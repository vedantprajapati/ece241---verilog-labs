==> flow/design.v <==
module FSM(
	input clk,
	input start,
	input reset,
	input check,
	input correct, 
	input timeover, 
	input check_done, 
	output reg RNG_enable, 
	output reg STORE_enable, 
	output reg CHECK_enable, 
	output reg COUNTER_enable, 
	output reg TIMER_enable, 
	input [3:0] A_stored,
	input [3:0] B_stored,
	input [4:0] op_num_stored,
	input [1:0] op_select_stored,
	output reg [3:0] A_stored_to_VGA,
	output reg [3:0] B_stored_to_VGA,
	output reg [4:0] op_num_stored_to_VGA,
	output reg [1:0] op_select_stored_to_VGA,
	output reg DISPLAY_enable
	);
	reg [5:0] current_state, next_state;
	localparam   WAIT_BEGIN         = 5'd0,
                BEGIN_WAIT_STATE   = 5'd1,
                BEGIN              = 5'd2, 
                RNG   				  = 5'd3,
                STORE_BEGIN        = 5'd4,
                DISPLAY_INFO   	  = 5'd5,
                CHECK_WAIT_STATE   = 5'd6,
                CHECK   			  = 5'd7,
                REDISPLAY_INFO     = 5'd8,
                SCORE_COUNTER      = 5'd9,
                END_SCREEN         = 5'd10,
					 RESET_WAIT_STATE   = 5'd11;
	always@(*)
	begin: state_table
		case(current_state)
			WAIT_BEGIN: begin	
							if(start==1)
								next_state=BEGIN_WAIT_STATE;
							else if(timeover==1)
									 next_state=END_SCREEN;	 									 
							else
								next_state=WAIT_BEGIN;
							end
			BEGIN_WAIT_STATE: begin
									if(start==0)
										next_state=BEGIN;
									else if(timeover==1)
										next_state=END_SCREEN;
									else
										next_state=BEGIN_WAIT_STATE;
									end
			BEGIN: begin
					if(timeover==1) 
						next_state=END_SCREEN;
					 else
						next_state=RNG;
					end
			RNG: begin
					if(timeover==1) 
					  next_state=END_SCREEN;
				  else
					  next_state=STORE_BEGIN;
					end
			STORE_BEGIN: begin
							if(timeover==1) 
								 next_state=END_SCREEN;
							 else
								 next_state=DISPLAY_INFO;
							end
			DISPLAY_INFO: begin
							  if(reset==1)
								  next_state=RESET_WAIT_STATE;
							  else if(check==1)
								  next_state=CHECK_WAIT_STATE;
							  else if(timeover==1)
								  next_state=END_SCREEN;
							  else
								  next_state=DISPLAY_INFO;
							end
			RESET_WAIT_STATE: begin
									if(reset==0)
									   next_state=WAIT_BEGIN;
									else if(timeover==1)
										next_state=END_SCREEN;
									else
										next_state=RESET_WAIT_STATE;
									end
			CHECK_WAIT_STATE: begin
									if(check==0)
									   next_state=CHECK;
									else if(timeover==1)
										next_state=END_SCREEN;
									else
										next_state=CHECK_WAIT_STATE;
									end
			CHECK: begin
					 if(correct==1 && check_done==1)
						 next_state=SCORE_COUNTER;
					 else if(correct==0 && check_done==1)
						 next_state=REDISPLAY_INFO;
					 else if(timeover==1)
						next_state=END_SCREEN;
					 else
						next_state=CHECK;
					end
			SCORE_COUNTER: begin
								if(timeover==1)
									 next_state=END_SCREEN;
								else
									next_state=RNG;
								end
			REDISPLAY_INFO: begin
								 if(check==1)
								   next_state=CHECK_WAIT_STATE;
								 else if(timeover==1)
									 next_state=END_SCREEN;
								 else
									 next_state=REDISPLAY_INFO;
									end
			END_SCREEN: begin
							if(reset==1)
								next_state=RESET_WAIT_STATE;
							else if(start==1)
							   next_state=BEGIN_WAIT_STATE;
							else if(timeover==1)
								next_state=END_SCREEN;
							else
								next_state=END_SCREEN;
							end
			default: next_state=WAIT_BEGIN;
		endcase
	end
	always@(*)
	begin: enable_signals
		RNG_enable=0;
		STORE_enable=0;
		CHECK_enable=0;
		COUNTER_enable=0;
		TIMER_enable=1;
		DISPLAY_enable=0;
		A_stored_to_VGA=0;
		B_stored_to_VGA=0;
		op_num_stored_to_VGA=0;
		op_select_stored_to_VGA=0;
		case(current_state)
				WAIT_BEGIN: begin
					TIMER_enable<=0;
					end
				BEGIN_WAIT_STATE: begin
					TIMER_enable<=0;
					end
				RNG: begin
					RNG_enable<=1;
					end
				STORE_BEGIN: begin
					STORE_enable<=1;
					end
				DISPLAY_INFO: begin
					DISPLAY_enable <= 1;
					A_stored_to_VGA <= A_stored;
					B_stored_to_VGA <= B_stored;
					op_num_stored_to_VGA <= op_num_stored;
					op_select_stored_to_VGA <= op_select_stored;
					end
				REDISPLAY_INFO: begin
					DISPLAY_enable <= 1;
					A_stored_to_VGA <= A_stored;
					B_stored_to_VGA <= B_stored;
					op_num_stored_to_VGA <= op_num_stored;
					op_select_stored_to_VGA <= op_select_stored;
					end
				CHECK: begin
					CHECK_enable<=1;
					end
				SCORE_COUNTER: begin
					COUNTER_enable<=1;
					end
				END_SCREEN: begin
					TIMER_enable<=0;
					end
			endcase
	end
	always@(posedge clk)
	begin: state_FFs
		if(reset==1)
			current_state<=WAIT_BEGIN;
		else
			current_state<=next_state;
	end
endmodule
module datapath(
input clk,
input RNG_enable, 
input STORE_enable, 
input reset,
input CHECK_enable, 
input COUNTER_enable, 
input TIMER_enable, 
input [4:0] input_answer_A, 
input [4:0] input_answer_B, 
output reg correct, 
output reg check_done, 
output reg timeover, 
output [3:0] A_stored, 
output [3:0] B_stored, 
output [1:0] op_select_stored, 
output [4:0] op_num_stored 
);
	wire [3:0] A,B;
	wire [4:0] op_num;
	wire [4:0] A_ALU_answer,B_ALU_answer;
	wire [4:0] counter_total;
	wire [4:0]sec_counter;
	always@(posedge clk)
	begin
		correct=0;
		check_done=0;
		timeover=0;
		if(CHECK_enable==1)
			begin
				if(input_answer_A==A_ALU_answer && input_answer_B==B_ALU_answer)
					begin
						correct<=1;
						check_done<=1;
					end
				else if(input_answer_A==A_ALU_answer && input_answer_B!=B_ALU_answer)
					begin
						check_done<=1;
					end
				else if(input_answer_A!=A_ALU_answer && input_answer_B==B_ALU_answer)
					begin
						check_done<=1;
					end
				else
					begin
						correct<=0;
						check_done<=1;
					end
			end
		if(sec_counter == 5'd60)
			begin
				timeover <= 1;
			end
	end
		LFSR4bit_A A1(clk,reset,RNG_enable,A);
		LFSR4bit_B B1(clk,reset,RNG_enable,B);
		LFSR_operator_select S1(clk,reset,RNG_enable,op_select);
		LFSR_operation_number op_num_module(clk,reset,RNG_enable,op_num); 
		store_A_B A_reg(A,reset,clk,STORE_enable,A_stored);
		store_A_B B_reg(B,reset,clk,STORE_enable,B_stored);
		store_op_select op_select_reg(op_select,reset,clk,STORE_enable,op_select_stored);
		store_op_num op_num_reg(op_num,reset,clk,STORE_enable,op_num_stored);
		ALU ALU_A(A_stored,op_num_stored,op_select_stored,A_ALU_answer);
		ALU ALU_B(B_stored,op_num_stored,op_select_stored,B_ALU_answer);
		counter C1(reset,clk,COUNTER_enable,counter_total);
		rateDivider r1(clk, reset, TIMER_enable, sec_counter);
endmodule
==> Reports on FSM <==
The steps from the RTL of FSM to its reports follow in flow order.
Line numbers count from 1 in the design file above.
Operators carry their Yosys type and port widths (W data, S select, Z words).
Library cell names are shortened.
{ "setup": {"top": "FSM", "clock": "clk", "library": "sky130hd", "corner": "tt_025C_1v80"} }

==> After elaboration <==
Yosys after proc, flatten, opt, wreduce and memory -nomap, before mapping. Enables and synchronous resets that opt folds into registers are not counted as muxes. Memory bits, and registers merged into a memory's read port (data or address), are not among the register bits. Print and check cells are not counted. Equal cells are merged and count once.
{ "word_totals": {"word_cells": 45, "inputBits": 22, "out_inout_bits": 21, "ff_bits": 6} }
{ "op_classes": {"muxes": 27, "logic": 1, "reduce_and_logical": 6, "equal": 10} }
{ "op_table": {"columns": ["cell", "count"], "rows": [
  ["$mux W4", 16],
  ["$pmux W6 S10", 1],
  ["$eq A6 B3 Y1 const B", 4],
  ["$eq A6 B4 Y1 const B", 3],
  ["$eq A6 B2 Y1 const B", 2],
  ["$eq A6 B1 Y1 const B", 1],
  ["$logic_not A6 Y1", 1],
  ["$mux W6", 1],
  ["$mux W1", 6],
  ["$mux W5", 1],
  ["$reduce_or A2 Y1", 2],
  ["$mux W2", 2],
  ["$reduce_or A3 Y1", 1],
  ["$logic_and A1 B1 Y1", 2],
  ["$not A1 Y1", 1]
]} }

==> Longest topological paths <==
Longest topological path by Yosys (ltp), each cell counted once; first at word level (registers and memories cut), then after technology mapping (sequential cells cut; the memories' decode and read muxes count).
{ "logic_depth": {"word_depth": 5, "ABC_AREA": 1, "mapped_depth": 6, "depth_no_buf": 6} }

==> Mapped cells and area <==
Yosys stat after the flow's synthesis: flattened, memories mapped to cells. It holds for the ABC_AREA given above (unset counts as 0); a run with the other value may have another netlist.
Totals and module areas in this step are rounded.
{ "synth_totals": {"area_um2": 599, "ff_cells": 11, "buf_cells": 1, "mapped_cells": 92, "seq_area_um2": 220} }
{ "types": {"columns": ["cell", "count", "type_area_um2"], "rows": [
  ["dfxtp_1", 11, 220.211],
  ["inv_1", 22, 82.579],
  ["nor2_1", 18, 67.565],
  ["nor2_2", 10, 62.56],
  ["nand2_1", 13, 48.797],
  ["nand3_1", 4, 20.019],
  ["nand2_2", 2, 12.512],
  ["o31ai_2", 1, 12.512],
  ["buf_6", 1, 11.261],
  ["nand3_2", 1, 10.01],
  ["o21ai_1", 2, 10.01],
  ["inv_2", 2, 7.507],
  ["nand3b_1", 1, 7.507],
  ["nor3b_1", 1, 7.507],
  ["o31ai_1", 1, 7.507],
  ["and3_1", 1, 6.256],
  ["a21oi_1", 1, 5.005]
]} }

==> Path before layout <==
Source: OpenSTA report_checks on the synthesized netlist (no wires, ideal clock, input and output delay 20% of the period each), path of least setup slack; recovery checks are left aside. Register names are those of the netlist, which keeps one name where synthesis merged equal registers.
{ "synth_timing": {"path_type": "register to output", "startpoint": "register current_state", "endpoint": "output port A_stored_to_VGA[0]", "path_stages": 6, "path_delay_ps": 781, "launch_ps": 0, "setup_slack_ps": 643, "output_delay_ps": 356, "arrival_ps": 781, "n_path_buf": 1, "t_required_ps": 1424, "period_ps": 1780, "period_less_setup_slack_ps": 1137} }
"path_delay_ps" is the arrival time less input delay plus setup time.
At an output port there is no setup time.
"path_stages": output pins that drive a net of the path, with the launching flip-flop's if there is one; two outputs of one cell count as two.
"period_less_setup_slack_ps" is the clock period less the worst setup slack; recovery checks do not enter. This is arithmetic on one report: input and output delays are still those of the set period (20% each).
Where an end lacks its bit number, it is one bit of the signal, or one of the new flip-flops if synthesis recoded a state register.
{ "synth_between": {"path_cell_list": "dfxtp_1 inv_1 nand2_2 inv_2 buf_6 nor2_2"} }
{ "synth_rtl": {"columns": ["element", "line_no", "rtl"], "rows": [
  ["from (decl)", 24, "reg [5:0] current_state, next_state;"],
  ["from (assign)", 190, "current_state<=WAIT_BEGIN;"],
  ["from (assign)", 192, "current_state<=next_state;"],
  ["to (decl)", 18, "output reg [3:0] A_stored_to_VGA,"]
]} }
No chain of elaborated cells between the ends is given.
Nets of the timed path that keep an RTL name, with a line that drives or declares them; the list need not be complete.
{ "synth_nets": {"columns": ["net", "line_no", "rtl"], "rows": [
  ["DISPLAY_enable", 149, "case(current_state)"]
]} }

==> Timing after layout <==
Path of least setup slack in the final report of stored run 1 (OpenROAD, finished layout, wires in). Where an end is a register, its clock arrival counts in the times.
The report prints the path's times to 10 ps; the period is as set.
{ "layout_timing": {"path_type": "register to output", "startpoint": "register current_state", "endpoint": "output port DISPLAY_enable", "output_delay_ps": 250, "setup_slack_ps": -20, "t_required_ps": 1020, "launch_ps": 260, "n_path_buf": 2, "arrival_ps": 1030, "period_ps": 1270, "path_stages": 5} }
Where an end lacks its bit number, it is one bit of the signal, or one of the new flip-flops if synthesis recoded a state register.
Between the ends stands the longest chain of elaborated cells between them, by number of cells; it is not shown to be the way that was timed. Of several equally long chains one is given.
Each line given opens the expression or statement behind the cell; cells for indexed reads and writes are added by Yosys, which also makes memories of some case tables.
{ "layout_between": {"path_cell_list": "dfxtp_2 inv_2 nand2_4 buf_4 buf_2", "elab_chain_len": 3, "cells_between": 4, "cone_classes": "eq/ne: 2; mux: 1; reduce/logical: 1"} }
{ "layout_rtl": {"columns": ["element", "line_no", "rtl"], "rows": [
  ["from (decl)", 24, "reg [5:0] current_state, next_state;"],
  ["from (assign)", 190, "current_state<=WAIT_BEGIN;"],
  ["from (assign)", 192, "current_state<=next_state;"],
  ["$eq A6 B4 Y1", 149, "case(current_state)"],
  ["$reduce_or A2 Y1", null, null],
  ["$mux W1", 149, null],
  ["to (decl)", 22, "output reg DISPLAY_enable"]
]} }

FLOW RESULTS
============

Below are 2 stored runs of the flow (Yosys, OpenROAD; platform sky130hd) on FSM, each with its settings and what was measured, unordered. Constraints: input delay and output delay 20% of the set period each, output load 0.01 pF.
By "worst_path_ps" is meant the share of the clock period that the worst setup path is allowed (20% is reserved at inputs, 20% at outputs), minus its slack. Clock arrival times at its registers enter into it.
"power_total_uw" rests on the timing tool's default activity at the inputs, not on a simulated workload.
"worst_path_ps" is known to 10 ps.
The results are shown rounded.
[
  {
    "run": "stored run 1",
    "settings": { "period_ns": 1.27, "CORE_UTILIZATION": 24, "SETUP_SLACK_MARGIN": -0.03, "PLACE_DENSITY": 0.69, "CORE_MARGIN": 5, "CELL_PAD_IN_SITES_DETAIL_PLACEMENT": 0, "TNS_END_PERCENT": 20, "ABC_AREA": 1, "GPL_ROUTABILITY_DRIVEN": 0, "CTS_CLUSTER_SIZE": 36, "CTS_CLUSTER_DIAMETER": 193, "SLEW_MARGIN": 25, "MIN_ROUTING_LAYER": "met1", "MAX_ROUTING_LAYER": "met4", "CAP_MARGIN": 20 },
    "results": { "finish.stdcell_area_um2": 1060, "power_total_uw": 723, "post_synth_area_um2": 599, "total_die_area_um2": 3600, "hold_ws_ps": 442, "setup_ws_ps": -15, "worst_path_ps": 1030, "path_kind": "register to output" }
  },
  {
    "run": "stored run 2",
    "settings": { "period_ns": 0.88, "CORE_UTILIZATION": 45, "PLACE_DENSITY": 0.49, "HOLD_SLACK_MARGIN": 0.02, "CORE_ASPECT_RATIO": 1.66, "CORE_MARGIN": 9, "ABC_AREA": 0, "CTS_CLUSTER_SIZE": 83, "CTS_CLUSTER_DIAMETER": 280, "CAP_MARGIN": 20, "SLEW_MARGIN": 20 },
    "outcome": "unfinished; error PDN-0185 in floorplanning"
  }
]
